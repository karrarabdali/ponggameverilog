==> flow/design.v <==
`timescale 1ns / 1ns
module vga_sync_gen
(
input wire          CLK,    
input wire          RST,    
output wire         GEN_ACTIVE,
output wire  [23:0] GEN_RGB,
output wire  [10:0] GEN_HCNT,
output wire         GEN_HSYNC,
output wire         GEN_HSYNCP,
output wire  [10:0] GEN_VCNT,
output wire         GEN_VSYNC,
output wire         GEN_VSYNCP,
input wire   [10:0] V_FRONT_PORCH,
input wire   [10:0] V_SYNC,
input wire   [10:0] V_BACK_PORCH,
input wire   [10:0] V_ACTIVE,
input wire          V_SYNC_POL,
input wire   [10:0] H_FRONT_PORCH,
input wire   [10:0] H_SYNC,
input wire   [10:0] H_BACK_PORCH,
input wire   [10:0] H_ACTIVE,
input wire          H_SYNC_POL
);
localparam  FSM_IDLE                = 0;
localparam  FSM_SYNC                = 30;
localparam  FSM_BACK_PORCH          = 40;
localparam  FSM_ACTIVE              = 50;
localparam  FSM_FRONT_PORCH         = 60;
reg   [7:0] fsm_h;
reg         fsm_tic;
reg         fsm_cv;
reg   [7:0] fsm_v;
reg  [10:0] cnt_h;
reg  [10:0] cnt_ha;
reg  [10:0] cnt_v;
reg  [10:0] cnt_va;
reg  [23:0] test_pattern;
reg         active_v;
reg         active_h;
reg         active_hv;
reg         sync_h;
reg         sync_hp;
reg         sync_v;
reg         sync_vp;
wire                             [7:0] test_y = cnt_ha[7:0];
always @(posedge CLK or posedge RST)
 if(RST)                                  test_pattern <= 24'h000000;
 else if(cnt_ha[3:0]==4'd0)               test_pattern <= 24'hFFFFFF;
 else if(cnt_va[3:0]==4'd0)               test_pattern <= 24'hFFFFFF;
 else if(cnt_va[5:4]==2'd0)               test_pattern <= {test_y,test_y,test_y};
 else if(cnt_va[5:4]==2'd1)               test_pattern <= {test_y,8'd0  ,8'd0  };
 else if(cnt_va[5:4]==2'd2)               test_pattern <= {8'd0  ,test_y,8'd0  };
 else if(cnt_va[5:4]==2'd3)               test_pattern <= {8'd0  ,8'd0  ,test_y};
always @(posedge CLK or posedge RST)
    if(RST)                                 fsm_h   <= FSM_IDLE;
    else case(fsm_h)                      
    FSM_IDLE:                               fsm_h   <= FSM_SYNC;
    FSM_SYNC:           if(cnt_h==1)        fsm_h   <= FSM_BACK_PORCH;
    FSM_BACK_PORCH:     if(cnt_h==1)        fsm_h   <= FSM_ACTIVE;
    FSM_ACTIVE:         if(cnt_h==1)        fsm_h   <= FSM_FRONT_PORCH;   
    FSM_FRONT_PORCH:    if(cnt_h==1)        fsm_h   <= FSM_SYNC;  
    endcase
always @(posedge CLK or posedge RST)
    if(RST)                                 fsm_tic <= 1'b0;
    else if(fsm_h == FSM_FRONT_PORCH)       fsm_tic <= cnt_h == 2;
    else                                    fsm_tic <= 1'b0;
always @(posedge CLK or posedge RST)
    if(RST)                                 fsm_cv <= 1'b0;
    else if(fsm_h == FSM_ACTIVE)            fsm_cv <= cnt_h == 1;
    else                                    fsm_cv <= 1'b0;
always @(posedge CLK or posedge RST)
    if(RST)                                 fsm_v  <= FSM_IDLE;
    else if(fsm_tic) case(fsm_v)                   
    FSM_IDLE:                               fsm_v  <= FSM_SYNC;
    FSM_SYNC:           if(cnt_v==1)        fsm_v  <= FSM_BACK_PORCH;
    FSM_BACK_PORCH:     if(cnt_v==1)        fsm_v  <= FSM_ACTIVE;
    FSM_ACTIVE:         if(cnt_v==1)        fsm_v  <= FSM_FRONT_PORCH;   
    FSM_FRONT_PORCH:    if(cnt_v==1)        fsm_v  <= FSM_SYNC;  
    endcase
always @(posedge CLK or posedge RST)
    if(RST)          cnt_h <= 1;
    else case(fsm_h)
    FSM_IDLE:           cnt_h <=              H_SYNC;
    FSM_SYNC:           cnt_h <= (cnt_h==1) ? H_BACK_PORCH      : (cnt_h - 1);
    FSM_BACK_PORCH:     cnt_h <= (cnt_h==1) ? H_ACTIVE          : (cnt_h - 1);
    FSM_ACTIVE:         cnt_h <= (cnt_h==1) ? H_FRONT_PORCH     : (cnt_h - 1);
    FSM_FRONT_PORCH:    cnt_h <= (cnt_h==1) ? H_SYNC            : (cnt_h - 1);
    endcase
always @(posedge CLK or posedge RST)
    if(RST)          cnt_v <= 1;
    else if(fsm_tic) case(fsm_v)
    FSM_IDLE:           cnt_v <=              V_SYNC;
    FSM_SYNC:           cnt_v <= (cnt_v==1) ? V_BACK_PORCH     : (cnt_v - 1);
    FSM_BACK_PORCH:     cnt_v <= (cnt_v==1) ? V_ACTIVE         : (cnt_v - 1);
    FSM_ACTIVE:         cnt_v <= (cnt_v==1) ? V_FRONT_PORCH    : (cnt_v - 1);
    FSM_FRONT_PORCH:    cnt_v <= (cnt_v==1) ? V_SYNC           : (cnt_v - 1);
    endcase
always @(posedge CLK or posedge RST)
    if(RST)                      sync_hp   <=        1'b0;
    else if(fsm_h == FSM_SYNC)   sync_hp   <=  H_SYNC_POL;
    else                         sync_hp   <= !H_SYNC_POL;
always @(posedge CLK or posedge RST)
    if(RST)                      sync_h    <=        1'b0;
    else if(fsm_h == FSM_SYNC)   sync_h    <=        1'b1;
    else                         sync_h    <=        1'b0;
always @(posedge CLK or posedge RST)
    if(RST)                      sync_vp   <=        1'b0;
    else if(fsm_v == FSM_SYNC)   sync_vp   <=  V_SYNC_POL;
    else                         sync_vp   <= !V_SYNC_POL;
always @(posedge CLK or posedge RST)
    if(RST)                      sync_v    <=        1'b0;
    else if(fsm_v == FSM_SYNC)   sync_v    <=        1'b1;
    else                         sync_v    <=        1'b0;
always @(posedge CLK or posedge RST)
    if(RST)                     active_h  <= 1'b0;
    else if(fsm_h != FSM_ACTIVE)active_h  <= 1'b0;
   else                         active_h  <= 1'b1;  
always @(posedge CLK or posedge RST)
    if(RST)                     active_v  <= 1'b0;
    else if(fsm_v != FSM_ACTIVE)active_v  <= 1'b0;
   else                         active_v  <= 1'b1;  
always @(posedge CLK or posedge RST)
    if(RST)                     active_hv <= 1'b0;
    else if(fsm_v != FSM_ACTIVE)active_hv <= 1'b0;
    else if(fsm_h != FSM_ACTIVE)active_hv <= 1'b0;
   else                         active_hv <= 1'b1;  
always @(posedge CLK or posedge RST)
    if(RST)                     cnt_ha    <= 11'd0;
    else if(active_h)           cnt_ha    <= cnt_ha + 11'd1;
    else                        cnt_ha    <= 11'd0;
always @(posedge CLK or posedge RST)
    if(RST)                     cnt_va    <= 11'd0;
    else if( active_v && fsm_cv)cnt_va    <= cnt_va + 11'd1;
    else if(!active_v)          cnt_va    <= 11'd0;
assign GEN_ACTIVE  = active_hv;
assign GEN_RGB     = test_pattern;
assign GEN_HCNT    = cnt_ha;
assign GEN_VCNT    = cnt_va;
assign GEN_HSYNC   = sync_h;
assign GEN_VSYNC   = sync_v;
assign GEN_HSYNCP  = sync_hp;
assign GEN_VSYNCP  = sync_vp;
endmodule
# Step by step through the tools: vga_sync_gen
# The steps from the RTL of vga_sync_gen to its reports follow in flow order.
# Line numbers count from 1 in the design file above.
# Operators carry their Yosys type and port widths (W data, S select, Z words).
# Library cell names are shortened.
# A cell with n/a has no value.
[inputs]
design = "vga_sync_gen"
clock = "CLK"
cell_library = "sky130hd"
pvt_corner = "tt_025C_1v80"

# Word level
# Source: Yosys, flattened and elaborated, memories not mapped. Widths are those after wreduce. Registers that Yosys merges into a memory's read port (data or address) are not register bits. Print and check cells do not count. Equal cells are merged and count once.
[classes]
equal = 25
n_mux = 38
n_addsub = 4
n_reduce_logical = 14
[ops]
columns = ["operator", "count"]
rows = [
  ["$mux W24", 6],
  ["$mux W11", 11],
  ["$pmux W11 S5", 2],
  ["$pmux W8 S5", 2],
  ["$mux W8", 8],
  ["$eq A8 B6 Y1 const B", 6],
  ["$add A11 B1 Y11 const B", 2],
  ["$sub A11 B1 Y11 const B", 2],
  ["$eq A11 B1 Y1 const B", 2],
  ["$ne A2 B2 Y1 const B", 8],
  ["$eq A8 B5 Y1 const B", 2],
  ["$ne A8 B6 Y1 const B", 2],
  ["$logic_not A8 Y1", 2],
  ["$eq A11 B2 Y1 const B", 1],
  ["$reduce_bool A5 Y1", 2],
  ["$mux W1", 9],
  ["$logic_not A4 Y1", 2],
  ["$reduce_and A6 Y1", 1],
  ["$reduce_bool A6 Y1", 1],
  ["$reduce_and A5 Y1", 1],
  ["$eq A2 B2 Y1 const B", 2],
  ["$logic_not A1 Y1", 2],
  ["$eq A2 B1 Y1 const B", 1],
  ["$ne A2 B1 Y1 const B", 1],
  ["$logic_not A2 Y1", 1],
  ["$reduce_and A2 Y1", 1],
  ["$logic_and A1 B1 Y1", 1],
]
[bits]
output_inout_bits = 51
regBits = 93
inputBits = 92
word_cells = 97

# Longest topological paths
# Longest topological path by Yosys (ltp), each cell counted once; first at word level (registers and memories cut), then after technology mapping (sequential cells cut; the memories' decode and read muxes count).
[logic_depth]
ltp_word = 7
abc_area = 1
depth_mapped = 12
ltp_nobuf = 12

# Synthesis result
# Yosys stat after the flow's synthesis: flattened, memories mapped to cells. It holds for the ABC_AREA given above (unset counts as 0); a run with the other value may have another netlist.
# The area totals of this step are shown rounded.
[mapped]
flip_flops = 87
synth_area_um2 = 4861
cells = 617
seqArea_um2 = 2182
buffers = 19
[by_type]
columns = ["type", "count", "area_total_um2"]
rows = [
  ["dfrtp_1", 83, 2.08E+03],
  ["nand2_1", 137, 514.243],
  ["o21ai_0", 71, 355.341],
  ["inv_1", 68, 255.245],
  ["nand3_1", 39, 195.187],
  ["nor2_1", 51, 191.434],
  ["a21oi_1", 35, 175.168],
  ["ha_1", 9, 112.608],
  ["dfstp_2", 4, 105.101],
  ["a22o_1", 9, 78.826],
  ["nand4_1", 10, 62.56],
  ["nor2_4", 5, 56.304],
  ["xnor2_1", 6, 52.55],
  ["nor3_1", 9, 45.043],
  ["o2111ai_1", 5, 43.792],
  ["clkbuf_1", 11, 41.29],
  ["nand3_2", 4, 40.038],
  ["nor2_2", 6, 37.536],
]
# Other cell types: 25; their cells: 55.

# Worst setup path after synthesis
# Source: OpenSTA report_checks on the synthesized netlist (no wires, ideal clock, input and output delay 20% of the period each), path of least setup slack; recovery checks are left aside. Register names are those of the netlist, which keeps one name where synthesis merged equal registers.
[synth_timing]
path_kind = "register to register"
from = "reg cnt_v[0]"
to = "reg cnt_v[10]"
path_delay_ns = 1.596
required_ns = 2.144
setup_ns = 0.116
n_path_buf = 1
slack_ns = 0.664
t_arrival_ns = 1.480
stages = 12
period_ns = 2.26
t_first_pin_ns = 0.000
synth_period_reached_ns = 1.596
# "path_delay_ns" = arrival - input delay + setup time.
# "stages": output pins that drive a net of the path, with the launching flip-flop's if there is one; two outputs of one cell count as two.
# "synth_period_reached_ns" = period - worst setup slack (recovery checks aside). The figure is calculated, with input and output delays left at 20% of the set period.
# The rows between start and end are the longest chain of elaborated cells between them; the timing report does not say that the signal goes this way. Where chains are equally long, one stands for them.
# A line is the first line of the expression or statement that the cell stems from. Yosys adds cells for indexed reads and writes and turns some case tables into memories.
# A register here has more assigning lines than the two given.
[synth_via]
path_cell_list = "dfstp_2 -> ha_1 -> inv_1 -> nor2_1 -> nand3_2 -> nor2_4 -> buf_6 -> nand3_2 -> o22ai_1 -> nand2_1 -> nand2_1 -> nand2_1"
elab_chain_len = 3
cells_between = 7
classes_between = "add/sub: 1; eq/ne: 1; mux: 5"
[synth_rtl]
columns = ["element", "line", "source"]
rows = [
  ["start: declaration", 36, "reg  [10:0] cnt_v;"],
  ["start: assignment", 94, "FSM_SYNC:           cnt_v <= (cnt_v==1) ? V_BACK_PORCH     : (cnt_v - 1);"],
  ["start: assignment", 95, "FSM_BACK_PORCH:     cnt_v <= (cnt_v==1) ? V_ACTIVE         : (cnt_v - 1);"],
  ["$sub A11 B1 Y11", 97, "FSM_FRONT_PORCH:    cnt_v <= (cnt_v==1) ? V_SYNC           : (cnt_v - 1);"],
  ["$mux W11", 97, ""],
  ["$pmux W11 S5", 92, "else if(fsm_tic) case(fsm_v)"],
  ["end: assignment", 94, ""],
  ["end: assignment", 95, ""],
  ["end: declaration", 36, ""],
]

# Path in the finished layout
# From the final timing report of flow run 1: the path of least setup slack in the routed layout; clock arrival at registers is part of the times.
[layout_timing]
path_kind = "register to register"
from = "reg fsm_v"
to = "reg cnt_v[1]"
n_path_buf = 0
stages = 7
period_ns = 2.97
setup_ns = 0.12
slack_ns = 0.81
required_ns = 3.19
t_arrival_ns = 2.37
t_first_pin_ns = 0.34
# An end named without its bit number is one bit of that signal or, where synthesis recoded a state register, one of its new flip-flops.
# A register here has more assigning lines than the two given.
[layout_via]
path_cell_list = "dfrtp_1 -> nor2_1 -> nand3_2 -> o21ai_4 -> inv_1 -> nor2_1 -> a31oi_1"
[layout_rtl]
columns = ["element", "line", "source"]
rows = [
  ["start: declaration", 33, "reg   [7:0] fsm_v;"],
  ["start: assignment", 73, "if(RST)                                 fsm_v  <= FSM_IDLE;"],
  ["start: assignment", 75, "FSM_IDLE:                               fsm_v  <= FSM_SYNC;"],
  ["end: assignment", 94, "FSM_SYNC:           cnt_v <= (cnt_v==1) ? V_BACK_PORCH     : (cnt_v - 1);"],
  ["end: assignment", 95, "FSM_BACK_PORCH:     cnt_v <= (cnt_v==1) ? V_ACTIVE         : (cnt_v - 1);"],
  ["end: declaration", 36, "reg  [10:0] cnt_v;"],
]
# Chain of elaborated cells between the ends: none given.

# Flow runs of vga_sync_gen

Below are 2 stored runs of the flow (Yosys, OpenROAD; platform sky130hd) on vga_sync_gen, each with its settings and what was measured, unordered. Constraints: input delay and output delay 20% of the set period each, output load 0.01 pF.
"power.total_mw" rests on the timing tool's default activity at the inputs, not on a simulated workload.
Values from the reports are rounded here.

# flow run 1
==> flow/run.sh <==
#!/bin/bash
# the make line also repeats the synthesis and layout settings of config.mk as NAME=value (left out here)
make -C /OpenROAD-flow-scripts/flow DESIGN_CONFIG=/design/flow/config.mk WORK_HOME=/design/flow/orfs CLKGATE_MAP_FILE= finish
==> flow/config.mk <==
export PLATFORM = sky130hd
export DESIGN_NAME = vga_sync_gen
export DESIGN_NICKNAME = vga_sync_gen
export VERILOG_FILES = /design/flow/design.v
export SDC_FILE = /design/flow/constraint.sdc
export NUM_CORES = 4
export LEC_CHECK = 0
export ABC_AREA = 1
export CAP_MARGIN = 20
export CORE_MARGIN = 2
export CORE_UTILIZATION = 34
export CTS_CLUSTER_DIAMETER = 236
export CTS_CLUSTER_SIZE = 30
export GPL_ROUTABILITY_DRIVEN = 1
export PLACE_DENSITY_LB_ADDON = 0.1
export SLEW_MARGIN = 20
==> flow/constraint.sdc <==
create_clock -name core_clock -period 2.97 [get_ports {CLK}]
set_input_delay 0.5940 -clock core_clock [delete_from_list [all_inputs] [get_ports {CLK}]]
set_output_delay 0.5940 -clock core_clock [all_outputs]
set_load 0.01 [all_outputs]

==> flow run 1: results <==
synth_chip_area_um2=4861
dieArea_um2=15270
finish.stdcell_area_um2=6746
final_setup_ws_ns=0.813
ws_hold_ns=0.507
power.total_mw=3.177

# flow run 2
==> flow/run.sh <==
#!/bin/bash
# the make line also repeats the synthesis and layout settings of config.mk as NAME=value (left out here)
make -C /OpenROAD-flow-scripts/flow DESIGN_CONFIG=/design/flow/config.mk WORK_HOME=/design/flow/orfs CLKGATE_MAP_FILE= finish
==> flow/config.mk <==
export PLATFORM = sky130hd
export DESIGN_NAME = vga_sync_gen
export DESIGN_NICKNAME = vga_sync_gen
export VERILOG_FILES = /design/flow/design.v
export SDC_FILE = /design/flow/constraint.sdc
export NUM_CORES = 4
export LEC_CHECK = 0
export CAP_MARGIN = 20
export CORE_ASPECT_RATIO = 0.56
export CORE_MARGIN = 2
export CORE_UTILIZATION = 34
export GPL_ROUTABILITY_DRIVEN = 0
export PLACE_DENSITY_LB_ADDON = 0.13
export SLEW_MARGIN = 20
==> flow/constraint.sdc <==
create_clock -name core_clock -period 4.31 [get_ports {CLK}]
set_input_delay 0.8620 -clock core_clock [delete_from_list [all_inputs] [get_ports {CLK}]]
set_output_delay 0.8620 -clock core_clock [all_outputs]
set_load 0.01 [all_outputs]

==> flow run 2: results <==
synth_chip_area_um2=4697
dieArea_um2=14810
finish.stdcell_area_um2=6576
final_setup_ws_ns=1.649
ws_hold_ns=0.547
power.total_mw=2.184
